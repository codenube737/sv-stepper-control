==> flow/design.v <==
module enc_down (
    input  logic clk, reset_n,
    input  logic cw_in, ccw_in,       
    output logic cw_out, ccw_out      
);
    logic [1:0] cw_count, ccw_count;   
    always_ff @(posedge clk) begin
        cw_out  <= 0;
        ccw_out <= 0;
        if (cw_in) begin
            cw_count <= cw_count + 1;
            ccw_count <= 0;  
            if (cw_count >= 2'd2) begin   
                cw_out  <= 1;
                cw_count <= 0;  
            end
        end
        else if (ccw_in) begin
            ccw_count <= ccw_count + 1;
            cw_count <= 0;  
            if (ccw_count >= 2'd2) begin
                ccw_out <= 1;
                ccw_count <= 0;
            end
        end
        else begin
        end
    end
endmodule
module encoder(
    input logic a, b, clk,          
    output logic cw, ccw           
);
    logic [1:0] state, prev_state;
    logic idle;
    always_ff @(posedge clk) begin
        prev_state <= state;       
        state <= {a, b};           
    end
    always_comb begin
        idle = (state == prev_state);  
        cw = 1'b0;
        ccw = 1'b0;
        if (!idle) begin 
            case ({state, prev_state})
                4'b1000, 4'b1110, 4'b0111, 4'b0001: cw = 1'b1;   
                4'b1011, 4'b0010, 4'b0100, 4'b1101: ccw = 1'b1;  
                default: begin
                    cw = 1'b0;    
                    ccw = 1'b0;
                end
            endcase
        end
    end
endmodule
module stepper (
   input logic CLOCK_50, 
   (* altera_attribute = "-name WEAK_PULL_UP_RESISTOR ON" *)  
   input logic enc1_a, enc1_b,   
   input logic s1,  
   output logic red, green, blue,       
   output logic dir_pulse, step_pulse     
);
   logic enc1_cw, enc1_ccw;   
   logic cw1, ccw1;  
	encoder encoder_1 (.clk(CLOCK_50), .a(enc1_a), .b(enc1_b), .cw(enc1_cw), .ccw(enc1_ccw));
	enc_down enc_down_1 (.clk(CLOCK_50), .reset_n(s1), .cw_in(enc1_cw), .ccw_in(enc1_ccw), .cw_out(cw1), .ccw_out(ccw1)) ;
   stepperInterface #(
        .NUM_STEPS(1),  
        .PULSE_LENGTH(50000)  
    ) stepperInterface_inst (.CLOCK_50(CLOCK_50), .cw(cw1), .ccw(ccw1), .reset_n(s1), .red(red), .green(green), .blue(blue), .dir(dir_pulse), .step(step_pulse));
endmodule
module stepperInterface (
    input  logic CLOCK_50,
    input  logic cw, ccw, reset_n,      
    output logic red, green, blue,      
    output logic dir, step              
);
    parameter int NUM_STEPS     = 1;  
    parameter int PULSE_LENGTH  = 50000;  
    typedef enum logic [1:0] {IDLE, CW, CCW, WAIT} state_t;
    state_t state, next_state;
    logic [7:0]   step_count;
    logic [15:0]  pulseLength_counter;
    logic         step_toggle;
    always_ff @(posedge CLOCK_50 or negedge reset_n) begin
        if (!reset_n)
            state <= IDLE;
        else  
            state <= next_state;
    end
    always_comb begin
        case (state)
            IDLE: begin
                if (cw)
                    next_state = CW;
                else if (ccw)
                    next_state = CCW;
                else
                    next_state = IDLE;
            end
            CW, CCW: begin
                if (step_count >= NUM_STEPS)
                    next_state = WAIT;
                else
                    next_state = state;
            end
            WAIT: begin
                if (!cw && !ccw)  
                    next_state = IDLE;
                else
                    next_state = WAIT;
            end
            default: next_state = IDLE;
        endcase
    end
    always_ff @(posedge CLOCK_50) begin  
        if (state == CW)
            dir <= 1'b1;
        else if (state == CCW)
            dir <= 1'b0;
    end
    always_ff @(posedge CLOCK_50 or negedge reset_n) begin
        if (!reset_n) begin
            step_toggle         <= 0;
            step_count          <= 0;
            pulseLength_counter <= 0;
        end
        else if ((state == CW || state == CCW)) begin
            if (pulseLength_counter == 0)
                step_toggle <= ~step_toggle;   
            if (pulseLength_counter >= PULSE_LENGTH - 1) begin  
                pulseLength_counter <= 0;
                if (step_toggle == 0)
                    step_count <= step_count + 1;
            end
            else
                pulseLength_counter <= pulseLength_counter + 1;
        end
        else begin
            step_toggle         <= 0;
            pulseLength_counter <= 0;
            step_count          <= 0;
        end
    end
    assign step = step_toggle;
    assign red   = (state == CW);
    assign green = (state == CCW);
    assign blue  = (state == IDLE);  
endmodule 
* Tool chain data of stepper *
The steps from the RTL of stepper to its reports follow in flow order.
Lines are those of the file above, counted from 1.
Operators: Yosys type, input widths -> output width; for muxes data width and select width s.
Library cell names are shortened.
The mark n/a stands for no value.

inputs
  design top = stepper
  clock port = CLOCK_50
  cell library = sky130hd
  corner = tt_025C_1v80

* Word-level counts *
Yosys after proc, flatten, opt, wreduce and memory -nomap, before mapping. Print and check cells are not counted. Equal cells are merged and count once.
Yosys's memory passes give these memory sizes; they may raise the number of words (mostly to a power of two), join words into wider ones and drop unused or constant bits.

bit counts
  output and inout bits = 5
  elaborated cells = 60
  memories kept = 1
  word width x clocked read ports = 2
  input port bits = 4
  ROM bits = 32
  register bits = 38

cells by class
  eq/ne operators = 8
  multiplexer cells = 20
  bitwise operators = 2
  magnitude comparators = 4
  $add $sub $neg = 4
  reductions and logical operators = 10

memory list
  memory           depth  width  read ports  wr ports  line  text
  (no name shown)  16     2      1           0         45    case ({state, prev_state})

operators with widths
  operator               count
  $mux 16                2
  $mux 8                 3
  $add 16x1->16 const B  1
  $ge 16x16->1 const B   1
  $logic_not 16->1       1
  $mux 2                 8
  $add 8x1->8 const B    1
  $ge 8x1->1 const B     1
  $ne 2x2->1 const B     3
  $pmux 2 s3             1
  $mux 1                 6
  $add 2x1->2 const B    2
  $ge 2x2->1 const B     2
  $eq 2x2->1 const B     2
  $reduce_or 2->1        2
  $not 1->1              2
  $logic_not 1->1        2
  $eq 2x1->1 const B     1
  $ne 2x1->1 const B     1
  $eq 2x2->1             1
  $logic_not 2->1        1
  $reduce_and 2->1       1
  $reduce_bool 2->1      1
  $logic_and 1x1->1      1
  $logic_or 1x1->1       1

* Longest topological paths *
Yosys ltp: most cells in a row. Word level: on the elaborated netlist, between registers, memories and ports. Mapped: between sequential cells and ports; inverters and the memories' decode and read muxes count.

depth
  depth in word-level cells = 4
  ABC_AREA = 0
  depth in mapped cells = 7
  mapped depth without buffers = 6

* Netlist *
The flow's flattened synthesis, as Yosys stat reports it; memories are mapped. The netlist is that of the ABC_AREA named above (0 if unset); the other value can give another one.
The area totals of this step are shown rounded.

synthesis totals
  mapped flip-flops = 42
  cell count = 202
  mapped area = 2100 sq um
  sequential area = 1000 sq um

cell types
  cell type  count  total area (sq um)
  dfrtp_1    28     700.672
  dfxtp_1    11     220.211
  ha_1       7      87.584
  xor2_1     9      78.826
  xnor2_1    7      61.309
  edfxtp_1   2      60.058
  nor2_2     9      56.304
  nand3_1    11     55.053
  nor2_1     14     52.55
  mux2i_1    5      50.048
  nand2_1    13     48.797
  o21ai_0    9      45.043
  inv_1      10     37.536
  buf_6      3      33.782
  nand2b_1   5      31.28
  nand4_1    5      31.28
  a211oi_1   4      30.029
  o211ai_1   4      30.029

Other cell types: 29; their cells: 46.
By module: a second synthesis without flattening, with its own total; a netlist apart from the flattened one above.

second synthesis, totals
  cells (unflattened synthesis) = 189
  area total of the unflattened synthesis = 1900 sq um

Rows give one instance, submodules left out.

by module
  module            area (sq um)  cells  times used  seq. area (sq um)
  stepperInterface  1500          153    1           750
  enc_down          250           22     1           140
  encoder           180           14     1           120
  stepper           0.0           0      1           0.0

* Worst setup path after synthesis *
Path of least setup slack by OpenSTA after synthesis, without wires, with an ideal clock, recovery checks aside; 20% of the period is set as input and as output delay. Where synthesis merged equal registers, the netlist keeps one of their names.

path post-synthesis
  path kind = register to register
  start point = reg stepperInterface_inst.pulseLength_counter[0]
  end point = reg stepperInterface_inst.pulseLength_counter[8]
  path delay = 1.680 ns
  library setup time = 0.069 ns
  data required time = 1.501 ns
  driving pins on the path = 8
  setup slack = -0.109 ns
  arrival = 1.611 ns
  period = 1.57 ns
  synthesis period reached = 1.679 ns

"path delay" = arrival - input delay + setup time.
"driving pins on the path": output pins that drive a net of the path, with the launching flip-flop's if there is one; two outputs of one cell count as two.
"synthesis period reached" = period - worst setup slack (recovery checks aside). The figure is calculated, with input and output delays left at 20% of the set period.
The rows between start and end are the longest chain of elaborated cells between them; the timing report does not say that the signal goes this way. Where chains are equally long, one stands for them.
A line is the first line of the expression or statement that the cell stems from. Yosys adds cells for indexed reads and writes and turns some case tables into memories.
A register here has more assigning lines than the two given.

on the way, post-synthesis
  cells stage by stage = dfrtp_1 > ha_1 > and3_1 > buf_6 > o2111ai_1 > o211ai_2 > buf_6 > nor2_2
  cells in the longest elaborated chain = 3
  elaborated cells between the ends (all ways) = 4
  RTL lines with such cells = 3
  classes of those cells = 1 x add/sub; 1 x compare; 2 x mux

RTL lines, path post-synthesis
  what           line  text
  from (decl)    84    logic [15:0]  pulseLength_counter;
  from (assign)  127   pulseLength_counter <= 0;
  from (assign)  138   pulseLength_counter <= pulseLength_counter + 1;
  $add 16x1->16  138
  $mux 16        132   if (pulseLength_counter >= PULSE_LENGTH - 1) begin
  $mux 16        129   else if ((state == CW || state == CCW)) begin
  to (assign)    127
  to (assign)    138
  to (decl)      84

* Timing after layout *
Path of least setup slack in the final report of flow run 1 (OpenROAD, finished layout, wires in). Where an end is a register, its clock arrival counts in the times.

path post-layout
  path kind = register to register
  start point = reg stepperInterface_inst.pulseLength_counter[0]
  end point = reg stepperInterface_inst.step_count[3]
  setup slack = -0.43 ns
  period = 1.21 ns
  data required time = 1.42 ns
  driving pins on the path = 8
  arrival = 1.85 ns
  library setup time = 0.07 ns

The rows between start and end are the longest chain of elaborated cells between them; the timing report does not say that the signal goes this way. Where chains are equally long, one stands for them.
A register here has more assigning lines than the two given.

on the way, post-layout
  cells stage by stage = dfrtp_1 > ha_2 > and3_4 > buf_6 > o211ai_1 > buf_4 > a2111o_1 > o21ai_1
  cells in the longest elaborated chain = 3
  elaborated cells between the ends (all ways) = 5
  RTL lines with such cells = 2
  classes of those cells = 1 x compare; 1 x eq/ne; 2 x mux; 1 x reduce/logical

RTL lines, path post-layout
  what           line  text
  from (decl)    84    logic [15:0]  pulseLength_counter;
  from (assign)  127   pulseLength_counter <= 0;
  from (assign)  138   pulseLength_counter <= pulseLength_counter + 1;
  $ge 16x16->1   132   if (pulseLength_counter >= PULSE_LENGTH - 1) begin
  $mux 8         132
  $mux 8         129   else if ((state == CW || state == CCW)) begin
  to (assign)    126   step_count          <= 0;
  to (assign)    135   step_count <= step_count + 1;
  to (decl)      83    logic [7:0]   step_count;

Subject: flow runs of stepper

Hi,

2 stored runs of stepper in the flow (synthesis by Yosys, layout by OpenROAD, sky130hd cells), in arbitrary order. Constraints: input delay and output delay 20% of the set period each, output load 0.01 pF.
"clock period reached" means the clock period less the worst setup slack. The figure is calculated, with input and output delays left at 20% of the set period.
"worst path time" is the time allowed to the run's worst setup path (the clock period less input and output delay, where it has them) less its slack. Clock arrival times count: a late capture clock shortens it, a late launch clock lengthens it.
"power" rests on the timing tool's default activity at the inputs, not on a simulated workload.
Measured values are rounded.
A setting shown as -- is not set for that run.

item                                            flow run 1            flow run 2
period_ns                                       1.21                  1.63
CORE_UTILIZATION                                15                    25
SETUP_SLACK_MARGIN                              0.21                  --
PLACE_DENSITY                                   0.38                  0.62
CORE_MARGIN                                     3                     2
CELL_PAD_IN_SITES_GLOBAL_PLACEMENT              0                     --
TNS_END_PERCENT                                 65                    --
CTS_CLUSTER_SIZE                                98                    80
MIN_ROUTING_LAYER                               met2                  met2
CAP_MARGIN                                      20                    0
SLEW_MARGIN                                     20                    5
HOLD_SLACK_MARGIN                               --                    0.05
CELL_PAD_IN_SITES_DETAIL_PLACEMENT              --                    1
ABC_AREA                                        --                    0
MAX_ROUTING_LAYER                               --                    met5
summed negative setup slack (ns)                -9.5                  0.000
clock period reached (ns)                       1.639                 1.615
worst path time (ns)                            1.64                  1.62
kind of the worst setup path                    register to register  register to register
post-layout utilization                         0.25                  0.33
worst setup slack after layout (ns)             -0.43                 0.015
die footprint (sq um)                           15000                 9100
standard-cell area of the final layout (sq um)  3300                  2700
post-synthesis cell area (sq um)                2100                  2100
power (mW)                                      3.5                   2.1

Regards
