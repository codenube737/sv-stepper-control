==> flow/design.v <==
module enc2stepper (
    input  logic CLOCK_50,
    input  logic s1, s2,                
    output logic red, green, blue,      
    output logic dir, step              
);
    parameter int NUM_STEPS  = 100;      
    parameter int PULSE_LENGTH = 50000;    
    typedef enum logic [1:0] {READY, CW, CCW, IDLE} state_t;
    state_t state, next_state;
    logic [7:0]   step_count;         
    logic [15:0]  pulseLength_counter;
    logic         step_toggle;
    always_ff @(posedge CLOCK_50) begin
        if ( ((!(!s1||!s2)) || (state == READY))&&(next_state != IDLE) )
            state <= next_state;  
    end
    always_comb begin  
        case (state)
            READY: begin
                if (!s1)
                    next_state = CW;
                else if (!s2)
                    next_state = CCW;
                else
                    next_state = READY;
            end
            CW, CCW: begin
                if (step_count >= NUM_STEPS)
                    next_state = READY;
                else
                    next_state = IDLE;  
            end
            default: next_state = READY;  
        endcase
    end
    always_ff @(posedge CLOCK_50) begin
        if (state == CW)
            dir <= 1'b1;
        else if (state == CCW)
            dir <= 1'b0;
    end
    always_ff @(posedge CLOCK_50) begin
        if ((state == CW || state == CCW) && (next_state != READY)) begin 
            if (pulseLength_counter == 0)
                step_toggle <= ~step_toggle;
            if (pulseLength_counter >= PULSE_LENGTH) begin
                pulseLength_counter <= 0;
                if (step_toggle == 0)
                    step_count <= step_count + 1;
            end else
                pulseLength_counter <= pulseLength_counter + 1;
        end else begin
            step_count          <= 0;
            pulseLength_counter <= 0;
            step_toggle         <= 0;
        end
    end
    assign step = step_toggle;
    assign red   = (state == CW);
    assign green = (state == CCW);
    assign blue  = (state == READY);
endmodule
# Tool chain data of enc2stepper
# What the tools print for enc2stepper, step after step.
# Line numbers count from 1 in the design file above.
# Operators carry their Yosys type and port widths (W data, S select, Z words).
# Library cell names are shortened.
# The mark n/a stands for no value.
# design
design	enc2stepper
clock_port	CLOCK_50
library	sky130hd
corner	tt_025C_1v80

# Word-level counts
# Counts by Yosys on the flattened word-level netlist (proc, flatten, opt, wreduce; memories kept). Register bits leave out memories and registers merged into their read ports (data or address); mux counts leave out enables and synchronous resets folded into registers. Print and check cells are left out. Cells with the same type and inputs are merged into one.
# bits
regBits	28
out_inout_bits	5
wordCells	32
# classes
n_logic	2
cmp	2
muxes	4
addsub	2
eq_ne	3
reduce_logical	14
# ops
op	count
$add A16 B1 Y16 const B	1
$ge A16 B16 Y1 const B	1
$logic_not A16 Y1	1
$add A8 B1 Y8 const B	1
$ge A8 B7 Y1 const B	1
$mux W2	3
$reduce_or A2 Y1	2
$pmux W2 S2	1
$logic_or A1 B1 Y1	3
$logic_not A1 Y1	3
$logic_and A1 B1 Y1	2
$not A1 Y1	2
$eq A2 B1 Y1 const B	1
$eq A2 B2 Y1 const B	1
$ne A2 B2 Y1 const B	1
$logic_not A2 Y1	1
$reduce_and A2 Y1	1
$reduce_bool A2 Y1	1

# Longest topological paths
# Longest topological path by Yosys (ltp), each cell counted once; first at word level (registers and memories cut), then after technology mapping (sequential cells cut; the memories' decode and read muxes count).
# depth
ltp_word	7
abc_area	0
depth_mapped	7

# Netlist
# Source: synth_stat.txt of the flow (Yosys; design flattened, memories mapped). It holds for the ABC_AREA given above (unset counts as 0); a run with the other value may have another netlist.
# synth_totals
ffs	30
yosys_area_mm2	0.0014476
cell_count	164
n_buf	6
seq_area_mm2	0.0006006
# types
cell_type	count	type_area_um2
dfxtp_1	30	600.576
xnor2_1	12	105.101
nor2_1	21	78.826
a21oi_1	10	50.048
ha_1	4	50.048
nand4_1	8	50.048
inv_1	12	45.043
nand3_1	8	40.038
xor2_1	4	35.034
nor3_1	6	30.029
nor4_1	4	25.024
nor4_2	2	25.024
o21ai_0	5	25.024
buf_4	3	22.522
nand2_1	6	22.522
or3_1	3	18.768
o32ai_2	1	16.266
a21o_1	2	15.014
# Not listed: further types 21, cells in them 23.

# Timing after synthesis
# OpenSTA on the mapped netlist: ideal clock, no wires. The path of least setup slack (recovery checks aside). Input and output delay are each 20% of the period. Register names are those of the netlist, which keeps one name where synthesis merged equal registers.
# synth_path
path_type	in2reg
start	in s1
end	reg pulseLength_counter[8]
driving_pins	6
n_path_buf	2
t_first_pin_ps	626
path_slack_ps	1396
path_delay_ps	1108
setup_time_ps	115
arrival_time_ps	1619
tclk_ps	3130
synth_period_reached_ps	1734
# "path_delay_ps" is the arrival time less input delay plus setup time.
# "driving_pins" counts driving pins, that of a launching flip-flop among them; a cell with two outputs on the path counts twice.
# "synth_period_reached_ps" = period - worst setup slack (recovery checks aside). The figure is calculated, with input and output delays left at 20% of the set period.
# Between the ends stands the longest chain of elaborated cells between them, by number of cells; it is not shown to be the way that was timed. Of several equally long chains one is given.
# Each line given opens the expression or statement behind the cell; cells for indexed reads and writes are added by Yosys, which also makes memories of some case tables.
# At most two assigning lines are given for a register; there are more.
# synth_between
cell_sequence	a21boi_0 > o32ai_2 > or2_1 > buf_4 > buf_6 > nor2_1
elab_chain_len	6
cells_between	6
# synth_rtl
element	line	rtl
start: declaration	3	input  logic s1, s2,
$mux W2	21	if (!s1)
$pmux W2 S2	19	case (state)
$reduce_bool A2 Y1	44	if ((state == CW || state == CCW) && (next_state != READY)) begin
$logic_and A1 B1 Y1	44
$not A1 Y1	n/a
$reduce_or A2 Y1	n/a
end: assignment	48	pulseLength_counter <= 0;
end: assignment	52	pulseLength_counter <= pulseLength_counter + 1;
end: declaration	12	logic [15:0]  pulseLength_counter;

# Worst path after layout
# From the final timing report of run A: the path of least setup slack in the routed layout; clock arrival at registers is part of the times.
# The report prints the path's times to 10 ps; the period is as set.
# layout_path
path_type	reg2reg
start	reg pulseLength_counter[10]
end	reg step_count[2]
arrival_time_ps	1730
n_path_buf	1
t_first_pin_ps	280
setup_time_ps	70
path_slack_ps	-100
tclk_ps	1410
driving_pins	6
# Between the ends stands the longest chain of elaborated cells between them, by number of cells; it is not shown to be the way that was timed. Of several equally long chains one is given.
# At most two assigning lines are given for a register; there are more.
# layout_between
cell_sequence	dfxtp_2 > nor4_4 > buf_4 > a311o_2 > or3_4 > a21oi_2
elab_chain_len	2
cells_between	2
# layout_rtl
element	line	rtl
start: declaration	12	logic [15:0]  pulseLength_counter;
start: assignment	48	pulseLength_counter <= 0;
start: assignment	52	pulseLength_counter <= pulseLength_counter + 1;
$ge A16 B16 Y1	47	if (pulseLength_counter >= PULSE_LENGTH) begin
$reduce_and A2 Y1	n/a
end: assignment	50	step_count <= step_count + 1;
end: assignment	54	step_count          <= 0;
end: declaration	11	logic [7:0]   step_count;

# Flow measurements of enc2stepper on sky130hd: 2 stored runs with different settings, listed in no order. Input and output delays are each 20% of the period that was set; the output load is 0.01 pF.
# "period_reached_ps": clock period set for the run, less the worst setup slack. It is reckoned from that one timing run; input and output delays stay at 20% of the period that was set.
# "worst_path_time_ps" is the time allowed to the run's worst setup path (the clock period less input and output delay, where it has them) less its slack. Clock arrival times count: a late capture clock shortens it, a late launch clock lengthens it.
# By "totalPower_uw" is meant OpenSTA's value without simulated activity: inputs other than the clock are taken to toggle once in ten clock periods, and the tool carries that through the logic.
# "worst_path_time_ps" is known to 10 ps.
# Settings: -- = not set for that run.
# Results: -- = not shown.
stored run	period_ns	CORE_UTILIZATION	PLACE_DENSITY_LB_ADDON	CORE_ASPECT_RATIO	CELL_PAD_IN_SITES_DETAIL_PLACEMENT	ABC_AREA	GPL_TIMING_DRIVEN	CAP_MARGIN	CORE_MARGIN	SLEW_MARGIN	SETUP_SLACK_MARGIN	GPL_ROUTABILITY_DRIVEN	CTS_CLUSTER_SIZE	synthesis_area_mm2	finish.stdcell_area_mm2	worst_setup_slack_ps	final_hold_ws_ps	period_reached_ps	worst_path_time_ps	worst_path_kind	totalPower_uw	design_die_area_mm2	utilization_pct	timing.setup.tns_ps
run A	1.41	16	0.27	1.11	1	0	1	20	2	20	--	--	--	0.0014476	0.0024523	-101	450	1511	1510	reg2reg	1726	0.0098259	27.9	-520
run B	2.31	68	0.02	--	1	--	--	20	6	25	0.64	1	55	--	--	--	--	--	--	--	--	--	--	--
# Run B: did not finish, placement stopped with DPL-0033
